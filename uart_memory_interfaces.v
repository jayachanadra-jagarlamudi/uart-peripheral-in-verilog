==> flow/design.v <==
module FIFO_autoreader_with_ecc(
	input clk, rst, load_begin, fifo_read,
	input [15:0] start_addr,
	input [3:0] addr_inc,
	input [6:0] data_struct,  
	input [63:0] data_in,
	output mem_read_req,
	output reg [15:0] read_addr,
	output reg [15:0] data_out,
	output fifo_full, fifo_empty
);
	reg [11:0] FIFO [0:31] ;
	reg [5:0] wptr, rptr, ptr_jump;
	reg [2:0] byte_counter ;
	reg [3:0] word_counter; 
	reg [1:0] fifo_state;
	reg [63:0] read_data ;
	always@(posedge clk) begin
		read_data <= data_in ;
		ptr_jump <= (5'b1 << data_struct[1:0]) - 1'b1 ;
		if(rst) begin
			wptr <= 6'b0 ;
			rptr <= 6'b0 ;
			word_counter <= 4'b0 ;
			read_addr <= 16'b0 ;
			data_out <= 12'b0 ;
			fifo_state <= 2'b0 ;
		end
		else begin
			case(fifo_state)  
				2'b00 : begin  
					fifo_state <= load_begin ? 2'b01 : 2'b00 ;
					word_counter <= 4'b0 ;
					read_addr <= start_addr ;
				end
				2'b01 : begin  
					byte_counter <= 3'b0 ;
					read_addr <= read_addr + addr_inc ;
					word_counter <= word_counter + {3'b0,~fifo_full} ;
					fifo_state <= fifo_full ? 2'b10 : 2'b11 ;
				end
				2'b10 : begin  
					fifo_state <= fifo_full ? 2'b10 : 2'b11 ;
				end
				2'b11 : begin  
					wptr <= wptr + 1'b1 ;
					byte_counter <= byte_counter + 1'b1 ;
					fifo_state <= (byte_counter==ptr_jump[3:0]) ? ( (word_counter==data_struct[6:2]) ? 2'b00 : 2'b01) : 2'b11 ;
					FIFO[wptr] <= {^(read_data[7:0] & 8'hDA), ^(read_data[7:0] & 8'hB6), read_data[7], ^(read_data[7:0] & 8'h71), read_data[6:4], ^(read_data[7:0] & 8'h0f), read_data[3:0]} ;
				end
			endcase
			rptr <= rptr + ~fifo_empty & fifo_read ;
			data_out <= {3'b0, FIFO[rptr]} ;
		end
	end
	assign fifo_full = ( {~rptr[5],rptr[4:0]} <= (wptr+ptr_jump) ) ;
    assign fifo_empty = ( wptr == rptr ) ;
	assign mem_read_req = (fifo_state == 2'b01) & ~fifo_full ;
endmodule
# From RTL to reports: FIFO_autoreader_with_ecc
# Tool output for the design above, in the order of the flow.
# Lines are those of the file above, counted from 1.
# Not given: n/a
# inputs
top_module	FIFO_autoreader_with_ecc
clock	clk
library	sky130hd
pvt_corner	tt_025C_1v80

# After elaboration
# Source: Yosys, flattened and elaborated, memories not mapped. Widths are those after wreduce. Registers that Yosys merges into a memory's read port (data or address) are not register bits. Print and check cells do not count. Equal cells are merged and count once.
# Memory sizes are those after Yosys's memory passes, which may raise the word count (mostly to a power of two), join words into wider ones and drop unused or constant bits.
# bits
ff_bits	55
ramBits	384
clocked_rd_ports_x_width	12
n_memories	1
in_bits	95
elab_cells	55
# classes
n_addsub	7
n_cmp	1
n_eq	6
shifts	1
mux	14
n_logic	6
reduce_logical	10
# mem_list
name	size	width	rd	write_ports	line	rtl
FIFO	32	12	1	1	12	reg [11:0] FIFO [0:31] ;
# op_table
operator	n
8-bit parity	4
16-bit case mux with 2-bit select	1
12-bit two-way mux	2
16-bit by 4-bit adder with 16-bit output	1
6-bit adder	2
5-bit two-way mux	2
4-bit case mux with 2-bit select	1
1-bit by 2-bit << shifter with 6-bit output with constant A	1
1-bit inverter with 6-bit output	1
6-bit by 1-bit adder with 6-bit output with constant B	1
6-bit by 1-bit subtractor with 6-bit output with constant B	1
6-bit by 1-bit bitwise AND with 6-bit output	1
6-bit less-or-equal comparator	1
6-bit equality test	1
3-bit case mux with 2-bit select	1
2-bit case mux with 3-bit select	1
4-bit by 5-bit equality test with 1-bit output	1
2-bit equality test with constant B	2
2-bit nonzero test	2
3-bit by 4-bit equality test with 1-bit output	1
4-bit by 1-bit adder with 4-bit output	1
1-bit two-way mux	4
1-bit inverter	3
3-bit by 1-bit adder with 3-bit output with constant B	1
3-bit OR reduction	1
2-bit by 1-bit equality test with 1-bit output with constant B	1
2-bit zero test	1
2-bit AND reduction	1
# Other operator kinds: 4; their cells: 4.

# Longest topological paths
# Longest topological path by Yosys (ltp), each cell counted once; first at word level (registers and memories cut), then after technology mapping (sequential cells cut; the memories' decode and read muxes count).
# depth
depth_word	5
ABC_AREA	0
depth_mapped	14
mapped_depth_nobuf	14

# Synthesis result
# Source: synth_stat.txt of the flow (Yosys; design flattened, memories mapped). It holds for the ABC_AREA given above (unset counts as 0); a run with the other value may have another netlist.
# synth_totals
stdcells	345
mapped_area_um2	3784.9
seq_area_um2	1931.9
ff_cells	83
n_buf	19
# by_type
type	n	area_total_um2
sky130_fd_sc_hd__dfxtp_1	56	1.12E+03
sky130_fd_sc_hd__edfxtp_1	27	810.778
sky130_fd_sc_hd__ha_1	16	200.192
sky130_fd_sc_hd__xor2_1	19	166.41
sky130_fd_sc_hd__mux2i_1	16	160.154
sky130_fd_sc_hd__xnor2_1	18	157.651
sky130_fd_sc_hd__a211oi_1	18	135.13
sky130_fd_sc_hd__nor2_1	33	123.869
sky130_fd_sc_hd__nor2b_1	14	87.584
sky130_fd_sc_hd__a21oi_1	14	70.067
sky130_fd_sc_hd__inv_1	13	48.797
sky130_fd_sc_hd__nand3_1	9	45.043
sky130_fd_sc_hd__nand4_1	7	43.792
sky130_fd_sc_hd__fa_1	2	40.038
sky130_fd_sc_hd__and2_1	6	37.536
sky130_fd_sc_hd__nand2_1	10	37.536
sky130_fd_sc_hd__nor3b_1	5	37.536
sky130_fd_sc_hd__buf_4	4	30.029
# Not listed: further types 35, cells in them 58.

# Worst setup path after synthesis
# OpenSTA on the mapped netlist: ideal clock, no wires. The path of least setup slack (recovery checks aside). Input and output delay are each 20% of the period. Register names are those of the netlist, which keeps one name where synthesis merged equal registers.
# synth_path
kind	register to output
startpoint	register wptr[0]
endpoint	output port mem_read_req
period_ns	3.76
out_delay_ns	0.752
t_first_pin_ns	0.000
arrival_time_ns	1.972
path_slack_ns	1.036
path_delay_ns	1.972
stages	8
path_buffers	0
period_less_setup_slack_ns	2.724
# "path_delay_ns" = arrival - input delay + setup time.
# A path that ends at an output port has no setup time.
# "stages" counts driving pins, that of a launching flip-flop among them; a cell with two outputs on the path counts twice.
# "period_less_setup_slack_ns" is the clock period less the worst setup slack; recovery checks do not enter. This is arithmetic on one report: input and output delays are still those of the set period (20% each).
# The rows between start and end are the longest chain of elaborated cells between them; the timing report does not say that the signal goes this way. Where chains are equally long, one stands for them.
# Each line given opens the expression or statement behind the cell; cells for indexed reads and writes are added by Yosys, which also makes memories of some case tables.
# synth_via
path_cell_list	sky130_fd_sc_hd__dfxtp_1 > sky130_fd_sc_hd__ha_1 > sky130_fd_sc_hd__inv_1 > sky130_fd_sc_hd__fa_1 > sky130_fd_sc_hd__xnor2_1 > sky130_fd_sc_hd__o311ai_1 > sky130_fd_sc_hd__a31oi_4 > sky130_fd_sc_hd__nor2b_1
elab_chain_len	4
cone_cells	4
# synth_lines
element	line	rtl
start: declaration	13	reg [5:0] wptr, rptr, ptr_jump;
start: assignment	22	wptr <= 6'b0 ;
start: assignment	46	wptr <= wptr + 1'b1 ;
6-bit adder	56	assign fifo_full = ( {~rptr[5],rptr[4:0]} <= (wptr+ptr_jump) ) ;
6-bit less-or-equal comparator	56
1-bit inverter	58	assign mem_read_req = (fifo_state == 2'b01) & ~fifo_full ;
1-bit bitwise AND	58
end: declaration	7	output mem_read_req,
# Some nets on the timed path still bear RTL names; the line given drives or declares the net.
# synth_nets
net	line
fifo_full	56

# Worst path after layout
# Path of least setup slack in the final report of run 1 (OpenROAD, finished layout, wires in). Where an end is a register, its clock arrival counts in the times.
# layout_path
kind	register to output
startpoint	register wptr[0]
endpoint	output port mem_read_req
period_ns	1.61
out_delay_ns	0.32
t_first_pin_ns	0.33
arrival_time_ns	2.22
path_slack_ns	-0.93
stages	11
path_buffers	2
# The rows between start and end are the longest chain of elaborated cells between them; the timing report does not say that the signal goes this way. Where chains are equally long, one stands for them.
# layout_via
path_cell_list	sky130_fd_sc_hd__dfxtp_4 > sky130_fd_sc_hd__ha_4 > sky130_fd_sc_hd__inv_2 > sky130_fd_sc_hd__fa_2 > sky130_fd_sc_hd__and3b_1 > sky130_fd_sc_hd__o211ai_1 > sky130_fd_sc_hd__o311ai_2 > sky130_fd_sc_hd__a31oi_4 > sky130_fd_sc_hd__buf_4 > sky130_fd_sc_hd__nor2b_1 > sky130_fd_sc_hd__buf_2
elab_chain_len	4
cone_cells	4
# layout_lines
element	line	rtl
start: declaration	13	reg [5:0] wptr, rptr, ptr_jump;
start: assignment	22	wptr <= 6'b0 ;
start: assignment	46	wptr <= wptr + 1'b1 ;
6-bit adder	56	assign fifo_full = ( {~rptr[5],rptr[4:0]} <= (wptr+ptr_jump) ) ;
6-bit less-or-equal comparator	56
1-bit inverter	58	assign mem_read_req = (fifo_state == 2'b01) & ~fifo_full ;
1-bit bitwise AND	58
end: declaration	7	output mem_read_req,

FLOW RESULTS
============

Stored flow runs of FIFO_autoreader_with_ecc (2 of them; Yosys, OpenROAD, sky130hd). They differ in their settings and are not a sequence. Constraints: input delay and output delay 20% of the set period each, output load 0.01 pF.
By "period_less_ws_ns" is meant the clock period of the run minus its worst setup slack. This is arithmetic on one report: input and output delays are still those of the set period (20% each).
"worst_path_allowed_less_slack_ns": the worst setup path's part of the clock period (all of it between registers, 20% less for each end at a port) less its slack. A launch clock that arrives late makes it longer, a capture clock that arrives late makes it shorter.
"total_power_uw" rests on the timing tool's default activity at the inputs, not on a simulated workload.

Run 1, flow files:
==> flow/run.sh <==
#!/bin/bash
# the make line also repeats the synthesis and layout settings of config.mk as NAME=value (left out here)
make -C /OpenROAD-flow-scripts/flow DESIGN_CONFIG=/design/flow/config.mk WORK_HOME=/design/flow/orfs CLKGATE_MAP_FILE= finish
==> flow/config.mk <==
export PLATFORM = sky130hd
export DESIGN_NAME = FIFO_autoreader_with_ecc
export DESIGN_NICKNAME = FIFO_autoreader_with_ecc
export VERILOG_FILES = /design/flow/design.v
export SDC_FILE = /design/flow/constraint.sdc
export NUM_CORES = 4
export LEC_CHECK = 0
export CAP_MARGIN = 15
export CORE_ASPECT_RATIO = 1.26
export CORE_MARGIN = 3
export CORE_UTILIZATION = 31
export PLACE_DENSITY_LB_ADDON = 0.17
export SLEW_MARGIN = 20
==> flow/constraint.sdc <==
create_clock -name core_clock -period 1.61 [get_ports {clk}]
set_input_delay 0.3220 -clock core_clock [delete_from_list [all_inputs] [get_ports {clk}]]
set_output_delay 0.3220 -clock core_clock [all_outputs]
set_load 0.01 [all_outputs]

==> results of run 1, as CSV <==
result,value
final_setup_tns_ns,-7.401
setup_ws_ns,-0.931
final_die_area_um2,13579.7
yosys_chip_area_um2,3784.9
total_power_uw,5159
worst_path_allowed_less_slack_ns,2.22
critical_path_type,"register to output"
post_route_util_pct,47.1
period_less_ws_ns,2.541

Run 2, flow files:
==> flow/run.sh <==
#!/bin/bash
# the make line also repeats the synthesis and layout settings of config.mk as NAME=value (left out here)
make -C /OpenROAD-flow-scripts/flow DESIGN_CONFIG=/design/flow/config.mk WORK_HOME=/design/flow/orfs CLKGATE_MAP_FILE= finish
==> flow/config.mk <==
export PLATFORM = sky130hd
export DESIGN_NAME = FIFO_autoreader_with_ecc
export DESIGN_NICKNAME = FIFO_autoreader_with_ecc
export VERILOG_FILES = /design/flow/design.v
export SDC_FILE = /design/flow/constraint.sdc
export NUM_CORES = 4
export LEC_CHECK = 0
export CAP_MARGIN = 15
export CELL_PAD_IN_SITES_DETAIL_PLACEMENT = 2
export CELL_PAD_IN_SITES_GLOBAL_PLACEMENT = 2
export CORE_ASPECT_RATIO = 1.88
export CORE_MARGIN = 4
export CORE_UTILIZATION = 51
export CTS_CLUSTER_DIAMETER = 54
export HOLD_SLACK_MARGIN = 0.07
export PLACE_DENSITY_LB_ADDON = 0.14
export SETUP_SLACK_MARGIN = 0.06
export SLEW_MARGIN = 5
export TNS_END_PERCENT = 40
==> flow/constraint.sdc <==
create_clock -name core_clock -period 2.71 [get_ports {clk}]
set_input_delay 0.5420 -clock core_clock [delete_from_list [all_inputs] [get_ports {clk}]]
set_output_delay 0.5420 -clock core_clock [all_outputs]
set_load 0.01 [all_outputs]

Run 2: not finished: placement ended with error FLW-0024
